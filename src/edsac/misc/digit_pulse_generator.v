==> flow/design.v <==
module delay
  #(parameter INTERVAL = 1
   )
   (output wire out,
    input wire  clk,
    input wire  in
   );
   reg data_clr = 1'b1;
   reg data_in_gate = 1'b1;
   delay_line #(.STORE_LEN(1), .WORD_WIDTH(INTERVAL)) dl
     (.monitor      (),
      .data_out     (out),
      .clk          (clk),
      .data_in      (in),
      .data_in_gate (data_in_gate),
      .data_clr     (data_clr)
     );
endmodule
module delay_line
  #(parameter STORE_LEN  = 16,
    parameter WORD_WIDTH = 36
   )
   (output reg [STORE_LEN*WORD_WIDTH-1:0] monitor,
    output reg                            data_out,
    input wire                            clk,
    input wire                            data_in,
    input wire                            data_in_gate,
    input wire                            data_clr  
   );
   reg [STORE_LEN*WORD_WIDTH-1:0] store;
   integer                        i;
   initial begin
      monitor = 0;
      store = 0;
      data_out = 1'b0;
   end
   always @(posedge clk) begin
      for (i = 0; i < STORE_LEN*WORD_WIDTH-1; i = i + 1)
        store[i] <= store[i+1];
      store[STORE_LEN*WORD_WIDTH-1] <= (data_in_gate) ? data_in : (store[0] & data_clr);
   end
   always @(negedge clk) begin
      monitor[STORE_LEN*WORD_WIDTH-1:0] <= store[STORE_LEN*WORD_WIDTH-1:0];
      data_out <= store[0];
   end
endmodule
module digit_pulse_generator
  (output wire [35:0] digit_pulse,
   input wire         clk
  );
   reg [5:0]   count = 6'b00_0000;
   wire [35:0] outi;
   genvar      i;
   genvar      j;
   always @(negedge clk) begin
      if (count == 6'b01_1100)
        count <= 6'b11_1111;
      else
        count <= count - 6'b00_0001;
   end
   assign outi[0] = (count[5:0] == 6'b11_1111);
   generate
      for (i = 1; i < 36; i = i + 1) begin
         delay #(.INTERVAL(1)) dl
               (.out (outi[i]),
                .clk (clk),
                .in  (outi[i-1])
               );
      end
   endgenerate
   generate
      for (j = 0; j < 36; j = j + 1) begin
         assign digit_pulse[j] = outi[j] & clk;
      end
   endgenerate
endmodule
### From RTL to reports: digit_pulse_generator

What the tools print for digit_pulse_generator, step after step.
Line numbers count from 1 in the design file above.
Operators: Yosys type, input widths -> output width; for muxes data width and select width s.
Not given: --

* top module: digit_pulse_generator
* clock input: clk
* library: sky130hd
* library corner: tt_025C_1v80

### Elaborated design

Source: Yosys, flattened and elaborated, memories not mapped. Widths are those after wreduce; folded enables and synchronous resets count as part of the registers. Registers that Yosys merges into a memory's read port (data or address) are not register bits. Print and check cells do not count. Equal cells are merged and count once.

* add/sub/neg operators: 1
* equality and inequality tests: 2
* bitwise gates (word level): 36

Operator list (count)
* $and 1x1->1: 36
* $sub 6x1->6 const B: 1
* $eq 6x5->1 const B: 1
* $eq 6x6->1 const B: 1

* flip-flop bits (word level): 76
* input bits: 1
* cells after elaboration: 110

### Depth

Yosys ltp: most cells in a row. Word level: on the elaborated netlist, between registers, memories and ports. Mapped: between sequential cells and ports; inverters and the memories' decode and read muxes count.

* word-level depth: 2
* ABC_AREA: 0
* mapped depth: 4

### After synthesis

Source: synth_stat.txt of the flow (Yosys; design flattened, memories mapped). It holds for the ABC_AREA given above (unset counts as 0); a run with the other value may have another netlist.

* standard cells after synthesis: 141
* mapped area: 1930.6 sq um
* area of sequential cells: 1521.5 sq um
* flip-flop cells: 76
* buffer cells: 3

Cells by type
* sky130_fd_sc_hd__dfxtp_1: count 76, area in all 1.52E+03 sq um
* sky130_fd_sc_hd__and2_1: count 36, area in all 225.216 sq um
* sky130_fd_sc_hd__ha_1: count 3, area in all 37.536 sq um
* sky130_fd_sc_hd__inv_1: count 4, area in all 15.014 sq um
* sky130_fd_sc_hd__clkbuf_1: count 3, area in all 11.261 sq um
* sky130_fd_sc_hd__or4_4: count 1, area in all 11.261 sq um
* sky130_fd_sc_hd__o21ai_1: count 2, area in all 10.01 sq um
* sky130_fd_sc_hd__nand4b_1: count 1, area in all 8.758 sq um
* sky130_fd_sc_hd__o221ai_1: count 1, area in all 8.758 sq um
* sky130_fd_sc_hd__o41ai_1: count 1, area in all 8.758 sq um
* sky130_fd_sc_hd__xnor2_1: count 1, area in all 8.758 sq um
* sky130_fd_sc_hd__nand2_1: count 2, area in all 7.507 sq um
* sky130_fd_sc_hd__nor2_1: count 2, area in all 7.507 sq um
* sky130_fd_sc_hd__nor3b_1: count 1, area in all 7.507 sq um
* sky130_fd_sc_hd__o31ai_1: count 1, area in all 7.507 sq um
* sky130_fd_sc_hd__a31oi_1: count 1, area in all 6.256 sq um
* sky130_fd_sc_hd__nand2b_1: count 1, area in all 6.256 sq um
* sky130_fd_sc_hd__or2_2: count 1, area in all 6.256 sq um

Not listed: further types 3, cells in them 3.
By module: a second synthesis without flattening, with its own total; a netlist apart from the flattened one above.

* cell total of the unflattened synthesis: 352
* area (unflattened synthesis): 2904.0 sq um

Each row is one instance without its submodules.

Modules
* delay_line: instances 35, cells 7, area 63.8 sq um, sequential area 40.0 sq um
* digit_pulse_generator: instances 1, cells 72, area 539.3 sq um, sequential area 120.1 sq um
* delay #(INTERVAL=1): instances 35, cells 1, area 3.8 sq um, sequential area 0.0 sq um

Measured results for digit_pulse_generator: 2 stored runs of the Yosys and OpenROAD flow on sky130hd. The settings differ; the order carries no meaning. The constraints put input and output delay at 20% of the set period each and load the outputs with 0.01 pF.
By "power consumption" is meant OpenSTA's value without simulated activity: inputs other than the clock are taken to toggle once in ten clock periods, and the tool carries that through the logic.

### Flow run 1

Settings: `period_ns=2.68`, `CORE_UTILIZATION=42`, `SETUP_SLACK_MARGIN=0.54`, `PLACE_DENSITY=0.82`, `CORE_MARGIN=6`, `CELL_PAD_IN_SITES_GLOBAL_PLACEMENT=3`, `CAP_MARGIN=5`, `MIN_ROUTING_LAYER=met1`, `MAX_ROUTING_LAYER=met4`, `SLEW_MARGIN=20`

- Area of the synthesized netlist: 1930.6 sq um
- Die size: 6368.0 sq um
- Standard-cell area after routing: 3394.5 sq um
- Final design utilization: 77.4 %
- Worst setup slack after layout: -0.453 ns
- Final worst hold slack: 0.576 ns
- Power consumption: 5196 µW

### Flow run 2

Settings: `period_ns=2.74`, `CORE_UTILIZATION=27`, `PLACE_DENSITY_LB_ADDON=0.09`, `CORE_ASPECT_RATIO=0.7`, `CORE_MARGIN=7`, `CELL_PAD_IN_SITES_DETAIL_PLACEMENT=1`, `TNS_END_PERCENT=90`, `ABC_AREA=1`, `GPL_ROUTABILITY_DRIVEN=0`, `CTS_CLUSTER_DIAMETER=261`, `MAX_ROUTING_LAYER=met5`, `CAP_MARGIN=20`, `SLEW_MARGIN=20`

- Area of the synthesized netlist: 2015.7 sq um
- Die size: 10119.2 sq um
- Standard-cell area after routing: 3383.2 sq um
- Final design utilization: 46.6 %
- Worst setup slack after layout: -0.496 ns
- Final worst hold slack: 0.542 ns
- Power consumption: 5013 µW
