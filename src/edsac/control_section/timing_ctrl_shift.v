==> flow/design.v <==
module timing_ctrl_shift
  (output wire seventy_d35,
   output wire da,  
   output wire dx,  
   output wire dy,  
   output wire g2_pos,  
   output wire g2_neg,  
   input wire  clk,
   input wire  c5,  
   input wire  c6,  
   input wire  zero_d0,
   input wire  d35
  );
   wire g2_pos_del;
   wire g2_neg_del;
   wire timing_store_in;
   wire timing_store_out;
   wire ff_set;
   assign ff_set = (timing_store_out & (c5 | c6) & g2_neg_del) | zero_d0;
   assign da = g2_pos_del & timing_store_out;
   flipflop ff_g2
     (.out     (g2_pos),
      .out_bar (g2_neg),
      .set     (ff_set),
      .reset   (dy)
     );
   assign timing_store_in = dy | ff_set;
   delay #(.INTERVAL(36)) timing_store
     (.out (timing_store_out),
      .clk (clk),
      .in  (timing_store_in)
     );
   delay #(.INTERVAL(1)) dl_dy
     (.out (dy),
      .clk (clk),
      .in  (da)
     );
   delay #(.INTERVAL(1)) dl_pos
     (.out (g2_pos_del),
      .clk (clk),
      .in  (g2_pos)
     );
   delay #(.INTERVAL(1)) dl_neg
     (.out (g2_neg_del),
      .clk (clk),
      .in  (g2_neg)
     );
   assign dx = ff_set & c5;
   assign seventy_d35 = d35 & ff_set;
endmodule
module delay
  #(parameter INTERVAL = 1
   )
   (output wire out,
    input wire  clk,
    input wire  in
   );
   reg data_clr = 1'b1;
   reg data_in_gate = 1'b1;
   delay_line #(.STORE_LEN(1), .WORD_WIDTH(INTERVAL)) dl
     (.monitor      (),
      .data_out     (out),
      .clk          (clk),
      .data_in      (in),
      .data_in_gate (data_in_gate),
      .data_clr     (data_clr)
     );
endmodule
module delay_line
  #(parameter STORE_LEN  = 16,
    parameter WORD_WIDTH = 36
   )
   (output reg [STORE_LEN*WORD_WIDTH-1:0] monitor,
    output reg                            data_out,
    input wire                            clk,
    input wire                            data_in,
    input wire                            data_in_gate,
    input wire                            data_clr  
   );
   reg [STORE_LEN*WORD_WIDTH-1:0] store;
   integer                        i;
   initial begin
      monitor = 0;
      store = 0;
      data_out = 1'b0;
   end
   always @(posedge clk) begin
      for (i = 0; i < STORE_LEN*WORD_WIDTH-1; i = i + 1)
        store[i] <= store[i+1];
      store[STORE_LEN*WORD_WIDTH-1] <= (data_in_gate) ? data_in : (store[0] & data_clr);
   end
   always @(negedge clk) begin
      monitor[STORE_LEN*WORD_WIDTH-1:0] <= store[STORE_LEN*WORD_WIDTH-1:0];
      data_out <= store[0];
   end
endmodule
module flipflop
   (output wire out,
    output wire out_bar,
    input wire  set,
    input wire  reset
   );
   reg outi = 1'b0;
   always @(posedge set) begin
      outi <= 1'b1;
   end
   always @(posedge reset) begin
      outi <= 1'b0;
   end
   assign out = outi;
   assign out_bar = ~out;
endmodule
## Reports on timing_ctrl_shift

What the tools print for timing_ctrl_shift, step after step.
Lines are those of the file above, counted from 1.
Cell names lack the library's common part.
Not given: n/a

| design | value |
|---|---|
| top | timing_ctrl_shift |
| clock input | clk |
| cell library | sky130hd |
| corner | tt_025C_1v80 |

## After elaboration

Yosys after proc, flatten, opt, wreduce and memory -nomap, before mapping. Enables and synchronous resets that opt folds into registers are not counted as muxes. Memory bits, and registers merged into a memory's read port (data or address), are not among the register bits. Print and check cells are not counted. Equal cells are merged and count once.

| operators by class | value |
|---|---|
| bitwise gates (word level) | 6 |

Operators by type and width:

| operator | number |
|---|---|
| 1-bit AND | 4 |
| 1-bit OR | 2 |

| storage and ports | value |
|---|---|
| register bits after elaboration | 39 |

## Logic depth

Depth = most cells in a row (Yosys ltp): at word level without a register or memory, in the mapped netlist without a sequential cell, where the memories' decode and read muxes count.

| depth | value |
|---|---|
| depth after elaboration | 5 |
| ABC_AREA | 1 |
| mapped depth | 4 |
| depth with buffers taken out | 4 |

## Netlist

Source: synth_stat.txt of the flow (Yosys; design flattened, memories mapped). It holds for the ABC_AREA given above (unset counts as 0); a run with the other value may have another netlist.
The area totals of this step are shown rounded.

| synthesis totals | value |
|---|---|
| cells in the netlist | 57 |
| mapped area | 870 sq um |
| flip-flop cells | 39 |
| buffers | 4 |

Cell types:

| cell | number | total area (sq um) |
|---|---|---|
| dfxtp_1 | 39 | 780.749 |
| buf_4 | 4 | 30.029 |
| inv_1 | 5 | 18.768 |
| nand2_2 | 2 | 12.512 |
| a21oi_1 | 2 | 10.01 |
| conb_1 | 2 | 7.507 |
| nand2_1 | 2 | 7.507 |
| inv_2 | 1 | 3.754 |

Record of 2 stored runs of the RTL-to-layout flow on timing_ctrl_shift, platform sky130hd. The runs are unordered. Constraints: input delay and output delay 20% of the set period each, output load 0.01 pF.
"overall power": no workload was simulated; the value follows from the tool's default switching activity.
Results are given in rounded form.
Settings: . = not set for that run.

| run | period_ns | CORE_UTILIZATION | PLACE_DENSITY_LB_ADDON | CORE_ASPECT_RATIO | CELL_PAD_IN_SITES_GLOBAL_PLACEMENT | TNS_END_PERCENT | ABC_AREA | GPL_ROUTABILITY_DRIVEN | CAP_MARGIN | CORE_MARGIN | SLEW_MARGIN | HOLD_SLACK_MARGIN | MAX_ROUTING_LAYER | post-synthesis cell area (sq um) | total negative slack on setup checks (ns) | standard-cell area after layout (sq um) | post-route utilization (%) | die size (sq um) | overall power (µW) | worst setup slack after layout (ns) | smallest hold slack (ns) |
|---|---|---|---|---|---|---|---|---|---|---|---|---|---|---|---|---|---|---|---|---|---|
| job 1 | 3.61 | 30 | 0.22 | 1.0 | 2 | 35 | 1 | 1 | 20 | 2 | 20 | . | . | 870 | -0.016 | 1000 | 38 | 3300 | 750 | -0.016 | 0.33 |
| job 2 | 4.14 | 38 | 0.02 | 1.09 | 1 | 45 | 1 | . | 20 | 2 | 20 | 0.17 | met4 | 870 | 0.000 | 1000 | 47 | 2700 | 720 | 0.14 | 0.33 |
